==> flow/design.v <==
module song_rom (					
	input clk,				
	input [6:0] addr,				
	output reg [11:0] dout				
);					
	wire [11:0] memory [127:0];				
	always @(posedge clk)				
		dout = memory[addr];			
	assign memory[	  0	] =	{6'd49, 6'd12};	 
	assign memory[	  1	] =	{6'd1, 6'd8};	 
	assign memory[	  2	] =	{6'd51, 6'd12};	 
	assign memory[	  3	] =	{6'd3, 6'd8};	 
	assign memory[	  4	] =	{6'd52, 6'd12};	 
	assign memory[	  5	] =	{6'd4, 6'd8};	 
	assign memory[	  6	] =	{6'd54, 6'd12};	 
	assign memory[	  7	] =	{6'd6, 6'd8};	 
	assign memory[	  8	] =	{6'd56, 6'd12};	 
	assign memory[	  9	] =	{6'd8, 6'd8};	 
	assign memory[	 10	] =	{6'd57, 6'd12};	 
	assign memory[	 11	] =	{6'd9, 6'd8};	 
	assign memory[	 12	] =	{6'd59, 6'd12};	 
	assign memory[	 13	] =	{6'd11, 6'd8};	 
	assign memory[	 14	] =	{6'd13, 6'd12};	 
	assign memory[	 15	] =	{6'd25, 6'd8};	 
	assign memory[	 16	] =	{6'd15, 6'd12};	 
	assign memory[	 17	] =	{6'd27, 6'd8};	 
	assign memory[	 18	] =	{6'd16, 6'd12};	 
	assign memory[	 19	] =	{6'd28, 6'd8};	 
	assign memory[	 20	] =	{6'd18, 6'd12};	 
	assign memory[	 21	] =	{6'd30, 6'd8};	 
	assign memory[	 22	] =	{6'd20, 6'd12};	 
	assign memory[	 23	] =	{6'd32, 6'd8};	 
	assign memory[	 24	] =	{6'd21, 6'd12};	 
	assign memory[	 25	] =	{6'd33, 6'd8};	 
	assign memory[	 26	] =	{6'd23, 6'd12};	 
	assign memory[	 27	] =	{6'd35, 6'd8};	 
	assign memory[	 28	] =	{6'd37, 6'd0};	 
	assign memory[	 29	] =	{6'd37, 6'd0};	 
	assign memory[	 30	] =	{6'd0, 6'd0};	 
	assign memory[	 31	] =	{6'd0, 6'd0};	 
	assign memory[	 32	] =	{6'd35, 6'd36};	 
	assign memory[	 33	] =	{6'd42, 6'd36};	 
	assign memory[	 34	] =	{6'd38, 6'd54};	 
	assign memory[	 35	] =	{6'd37, 6'd18};	 
	assign memory[	 36	] =	{6'd35, 6'd18};	 
	assign memory[	 37	] =	{6'd38, 6'd18};	 
	assign memory[	 38	] =	{6'd37, 6'd18};	 
	assign memory[	 39	] =	{6'd35, 6'd18};	 
	assign memory[	 40	] =	{6'd34, 6'd18};	 
	assign memory[	 41	] =	{6'd37, 6'd18};	 
	assign memory[	 42	] =	{6'd30, 6'd36};	 
	assign memory[	 43	] =	{6'd35, 6'd18};	 
	assign memory[	 44	] =	{6'd30, 6'd18};	 
	assign memory[	 45	] =	{6'd37, 6'd18};	 
	assign memory[	 46	] =	{6'd30, 6'd18};	 
	assign memory[	 47	] =	{6'd38, 6'd18};	 
	assign memory[	 48	] =	{6'd37, 6'd9};	 
	assign memory[	 49	] =	{6'd35, 6'd9};	 
	assign memory[	 50	] =	{6'd37, 6'd18};	 
	assign memory[	 51	] =	{6'd30, 6'd18};	 
	assign memory[	 52	] =	{6'd35, 6'd18};	 
	assign memory[	 53	] =	{6'd30, 6'd9};	 
	assign memory[	 54	] =	{6'd35, 6'd9};	 
	assign memory[	 55	] =	{6'd37, 6'd18};	 
	assign memory[	 56	] =	{6'd30, 6'd9};	 
	assign memory[	 57	] =	{6'd37, 6'd9};	 
	assign memory[	 58	] =	{6'd38, 6'd18};	 
	assign memory[	 59	] =	{6'd37, 6'd9};	 
	assign memory[	 60	] =	{6'd35, 6'd9};	 
	assign memory[	 61	] =	{6'd37, 6'd9};	 
	assign memory[	 62	] =	{6'd30, 6'd9};	 
	assign memory[	 63	] =	{6'd42, 6'd9};	 
	assign memory[	 64	] =	{6'd43, 6'd6};	 
	assign memory[	 65	] =	{6'd44, 6'd8};	 
	assign memory[	 66	] =	{6'd0, 6'd34};	 
	assign memory[	 67	] =	{6'd46, 6'd6};	 
	assign memory[	 68	] =	{6'd47, 6'd8};	 
	assign memory[	 69	] =	{6'd0, 6'd34};	 
	assign memory[	 70	] =	{6'd43, 6'd6};	 
	assign memory[	 71	] =	{6'd44, 6'd8};	 
	assign memory[	 72	] =	{6'd0, 6'd10};	 
	assign memory[	 73	] =	{6'd46, 6'd6};	 
	assign memory[	 74	] =	{6'd47, 6'd8};	 
	assign memory[	 75	] =	{6'd0, 6'd10};	 
	assign memory[	 76	] =	{6'd52, 6'd6};	 
	assign memory[	 77	] =	{6'd51, 6'd8};	 
	assign memory[	 78	] =	{6'd0, 6'd10};	 
	assign memory[	 79	] =	{6'd44, 6'd6};	 
	assign memory[	 80	] =	{6'd47, 6'd8};	 
	assign memory[	 81	] =	{6'd0, 6'd10};	 
	assign memory[	 82	] =	{6'd51, 6'd6};	 
	assign memory[	 83	] =	{6'd50, 6'd56};	 
	assign memory[	 84	] =	{6'd49, 6'd8};	 
	assign memory[	 85	] =	{6'd47, 6'd8};	 
	assign memory[	 86	] =	{6'd44, 6'd8};	 
	assign memory[	 87	] =	{6'd42, 6'd8};	 
	assign memory[	 88	] =	{6'd44, 6'd40};	 
	assign memory[	 89	] =	{6'd0, 6'd60};	 
	assign memory[	 90	] =	{6'd43, 6'd6};	 
	assign memory[	 91	] =	{6'd44, 6'd14};	 
	assign memory[	 92	] =	{6'd0, 6'd28};	 
	assign memory[	 93	] =	{6'd46, 6'd6};	 
	assign memory[	 94	] =	{6'd47, 6'd16};	 
	assign memory[	 95	] =	{6'd0, 6'd26};	 
	assign memory[	 96	] =	{6'd37, 6'd10};	 
	assign memory[	 97	] =	{6'd39, 6'd10};	 
	assign memory[	 98	] =	{6'd41, 6'd20};	 
	assign memory[	 99	] =	{6'd37, 6'd10};	 
	assign memory[	100	] =	{6'd39, 6'd10};	 
	assign memory[	101	] =	{6'd41, 6'd10};	 
	assign memory[	102	] =	{6'd39, 6'd10};	 
	assign memory[	103	] =	{6'd37, 6'd10};	 
	assign memory[	104	] =	{6'd36, 6'd10};	 
	assign memory[	105	] =	{6'd34, 6'd10};	 
	assign memory[	106	] =	{6'd36, 6'd10};	 
	assign memory[	107	] =	{6'd37, 6'd10};	 
	assign memory[	108	] =	{6'd39, 6'd10};	 
	assign memory[	109	] =	{6'd36, 6'd10};	 
	assign memory[	110	] =	{6'd32, 6'd10};	 
	assign memory[	111	] =	{6'd37, 6'd10};	 
	assign memory[	112	] =	{6'd39, 6'd10};	 
	assign memory[	113	] =	{6'd41, 6'd20};	 
	assign memory[	114	] =	{6'd37, 6'd10};	 
	assign memory[	115	] =	{6'd39, 6'd10};	 
	assign memory[	116	] =	{6'd41, 6'd10};	 
	assign memory[	117	] =	{6'd39, 6'd10};	 
	assign memory[	118	] =	{6'd37, 6'd10};	 
	assign memory[	119	] =	{6'd36, 6'd10};	 
	assign memory[	120	] =	{6'd34, 6'd10};	 
	assign memory[	121	] =	{6'd39, 6'd10};	 
	assign memory[	122	] =	{6'd36, 6'd10};	 
	assign memory[	123	] =	{6'd32, 6'd10};	 
	assign memory[	124	] =	{6'd37, 6'd20};	 
	assign memory[	125	] =	{6'd0, 6'd0};	 
	assign memory[	126	] =	{6'd0, 6'd0};	 
	assign memory[	127	] =	{6'd0, 6'd0};	 
endmodule					
* From RTL to reports: song_rom
The steps from the RTL of song_rom to its reports follow in flow order. Lines are those of the file above, counted from 1. Operators: Yosys type, input widths -> output width; for muxes data width and select width s. Library cell names are shortened. A cell with -- has no value.
Design: top module song_rom, clock clk, library sky130hd, library corner tt_025C_1v80

* Elaborated design
Source: Yosys, flattened and elaborated, memories not mapped. Widths are those after wreduce; folded enables and synchronous resets count as part of the registers. Registers that Yosys merges into a memory's read port (data or address) are not register bits. Print and check cells do not count. Equal cells are merged and count once.
Storage and ports: output and inout bits 12, word width x clocked read ports 0, memories kept 0, bits in read-only memories 0, input bits 8, RAM bits 0, bits in registers 12, bits in latches 0
Cells by class: bitwise operators 0, $mul 0, shift operators 0, add/sub/neg operators 0, eq/ne operators 127, magnitude comparators 0, reductions and logical operators 23, div/mod/pow operators 0, muxes and demuxes 1
Operator list (count):
- $pmux 12 s70 | 1
- $eq 7x7->1 const B | 64
- $eq 7x6->1 const B | 32
- $eq 7x5->1 const B | 16
- $eq 7x4->1 const B | 8
- $eq 7x3->1 const B | 4
- $reduce_or 3->1 | 7
- $reduce_or 4->1 | 4
- $eq 7x2->1 const B | 2
- $reduce_or 2->1 | 6
- $reduce_or 5->1 | 2
- $reduce_or 8->1 | 1
- $eq 7x1->1 const B | 1
- $logic_not 7->1 | 1
- $reduce_or 7->1 | 1
- $reduce_or 6->1 | 1

* Longest topological paths
Depth = most cells in a row (Yosys ltp): at word level without a register or memory, in the mapped netlist without a sequential cell, where the memories' decode and read muxes count.
Depth: depth after elaboration 3, ABC_AREA 0, depth in mapped cells 10, gate-level depth less buffers 6

* Netlist
Yosys stat after the flow's synthesis: flattened, memories mapped to cells. It holds for the ABC_AREA given above (unset counts as 0); a run with the other value may have another netlist.
Mapped netlist: cells in the netlist 367, sequential part of the area 240.2 sq um, flip-flops 12, synthesis area 2491.1 sq um
Cells by type:
- dfxtp_1 | count 12, area in all 240.23 sq um
- buf_2 | count 28, area in all 140.134 sq um
- a21oi_1 | count 27, area in all 135.13 sq um
- o21ai_0 | count 21, area in all 105.101 sq um
- nand2_1 | count 27, area in all 101.347 sq um
- nor2_1 | count 25, area in all 93.84 sq um
- nand2b_1 | count 13, area in all 81.328 sq um
- mux2i_1 | count 8, area in all 80.077 sq um
- nor2b_1 | count 12, area in all 75.072 sq um
- nor3_1 | count 15, area in all 75.072 sq um
- nor4_1 | count 10, area in all 62.56 sq um
- a211oi_1 | count 8, area in all 60.058 sq um
- o211ai_1 | count 8, area in all 60.058 sq um
- buf_6 | count 5, area in all 56.304 sq um
- o2111ai_1 | count 6, area in all 52.55 sq um
- o32ai_1 | count 6, area in all 52.55 sq um
- nand3_1 | count 9, area in all 45.043 sq um
- xnor2_1 | count 5, area in all 43.792 sq um
Not listed: further types 50, cells in them 122.

* Timing after synthesis
OpenSTA on the mapped netlist: ideal clock, no wires. The path of least setup slack (recovery checks aside). Input and output delay are each 20% of the period. Register names are those of the netlist, which keeps one name where synthesis merged equal registers.
Timing after synthesis: path type input port to flip-flop, from in addr[4], to reg dout[2], data arrival time 1847 ps, path delay 1555 ps, input delay 434 ps, path slack 181 ps, launch time at the first pin 434 ps, clock period 2170 ps, path buffers 1, library setup time 142 ps, stages on the path 7, period reached after synthesis 1989 ps
"path delay" = arrival - input delay + setup time. "stages on the path" counts driving pins, that of a launching flip-flop among them; a cell with two outputs on the path counts twice. "period reached after synthesis" is the clock period less the worst setup slack; recovery checks do not enter. This is arithmetic on one report: input and output delays are still those of the set period (20% each). Between the ends stands the longest chain of elaborated cells between them, by number of cells; it is not shown to be the way that was timed. Of several equally long chains one is given. Each line given opens the expression or statement behind the cell; cells for indexed reads and writes are added by Yosys, which also makes memories of some case tables.
On the way, after synthesis: cell sequence buf_2 or3b_2 o32ai_1 a222oi_1 nor4b_2 nand4_1 o2111ai_1, cells in the longest elaborated chain 3, elaborated cells between the ends (all ways) 151, RTL lines with such cells 1
Ends and longest elaborated chain, after synthesis:
- start: declaration | RTL line 3 | input [6:0] addr,
- $eq 7x7->1 | RTL line 8 | dout = memory[addr];
- $reduce_or 5->1
- $pmux 12 s70 | RTL line 8
- end: assignment | RTL line 8
- end: declaration | RTL line 4 | output reg [11:0] dout

* Path in the finished layout
Path of least setup slack in the final report of flow run 1 (OpenROAD, finished layout, wires in). Where an end is a register, its clock arrival counts in the times. The path's times are printed in steps of 10 ps; the period is the one set.
Timing after layout: path type input port to flip-flop, from in addr[5], to reg dout[2], stages on the path 10, path slack -340 ps, data arrival time 1990 ps, library setup time 130 ps, clock period 1540 ps, path buffers 4, input delay 310 ps, launch time at the first pin 310 ps
Between the ends stands the longest chain of elaborated cells between them, by number of cells; it is not shown to be the way that was timed. Of several equally long chains one is given.
On the way, after layout: cell sequence buf_6 buf_6 nand3b_1 buf_4 or4_1 o21ai_2 a311oi_2 buf_4 nand3_1 o2111ai_1, cells in the longest elaborated chain 3, elaborated cells between the ends (all ways) 151, RTL lines with such cells 1
Ends and longest elaborated chain, after layout:
- start: declaration | RTL line 3 | input [6:0] addr,
- $eq 7x7->1 | RTL line 8 | dout = memory[addr];
- $reduce_or 5->1
- $pmux 12 s70 | RTL line 8
- end: assignment | RTL line 8
- end: declaration | RTL line 4 | output reg [11:0] dout

Data sheet: physical implementation of song_rom

Record of 2 stored runs of the RTL-to-layout flow on song_rom, platform sky130hd. The runs are unordered. Constraints: input delay and output delay 20% of the set period each, output load 0.01 pF.
By "time on the worst setup path" is meant the share of the clock period that the worst setup path is allowed (20% is reserved at inputs, 20% at outputs), minus its slack. Clock arrival times at its registers enter into it.
"power consumption": no workload was simulated; the value follows from the tool's default switching activity.
"time on the worst setup path" is known to 10 ps.

[flow run 1] flow files
==> flow/run.sh <==
#!/bin/bash
# the make line also repeats the synthesis and layout settings of config.mk as NAME=value (left out here)
make -C /OpenROAD-flow-scripts/flow DESIGN_CONFIG=/design/flow/config.mk WORK_HOME=/design/flow/orfs CLKGATE_MAP_FILE= finish
==> flow/config.mk <==
export PLATFORM = sky130hd
export DESIGN_NAME = song_rom
export DESIGN_NICKNAME = song_rom
export VERILOG_FILES = /design/flow/design.v
export SDC_FILE = /design/flow/constraint.sdc
export NUM_CORES = 4
export LEC_CHECK = 0
export CAP_MARGIN = 20
export CORE_MARGIN = 2
export CORE_UTILIZATION = 40
export SLEW_MARGIN = 20
==> flow/constraint.sdc <==
create_clock -name core_clock -period 1.54 [get_ports {clk}]
set_input_delay 0.3080 -clock core_clock [delete_from_list [all_inputs] [get_ports {clk}]]
set_output_delay 0.3080 -clock core_clock [all_outputs]
set_load 0.01 [all_outputs]

[flow run 1] result: worst setup slack after layout -337 ps; time on the worst setup path 1570 ps; worst setup path type input port to flip-flop; chip area after synthesis (Yosys) 2491.1 sq um; area inside the die boundary 6874.9 sq um; standard-cell area after layout 4643.2 sq um; worst-case hold slack 649 ps; power consumption 2.146 mW

[flow run 2] flow files
==> flow/run.sh <==
#!/bin/bash
# the make line also repeats the synthesis and layout settings of config.mk as NAME=value (left out here)
make -C /OpenROAD-flow-scripts/flow DESIGN_CONFIG=/design/flow/config.mk WORK_HOME=/design/flow/orfs CLKGATE_MAP_FILE= finish
==> flow/config.mk <==
export PLATFORM = sky130hd
export DESIGN_NAME = song_rom
export DESIGN_NICKNAME = song_rom
export VERILOG_FILES = /design/flow/design.v
export SDC_FILE = /design/flow/constraint.sdc
export NUM_CORES = 4
export LEC_CHECK = 0
export CAP_MARGIN = 5
export CORE_MARGIN = 2
export CORE_UTILIZATION = 66
export GPL_ROUTABILITY_DRIVEN = 0
export GPL_TIMING_DRIVEN = 1
export MAX_ROUTING_LAYER = met4
export SETUP_SLACK_MARGIN = 0.07
export SLEW_MARGIN = 20
export TNS_END_PERCENT = 85
==> flow/constraint.sdc <==
create_clock -name core_clock -period 2.33 [get_ports {clk}]
set_input_delay 0.4660 -clock core_clock [delete_from_list [all_inputs] [get_ports {clk}]]
set_output_delay 0.4660 -clock core_clock [all_outputs]
set_load 0.01 [all_outputs]

[flow run 2] result: no final report: routing broke off with GRT-0116
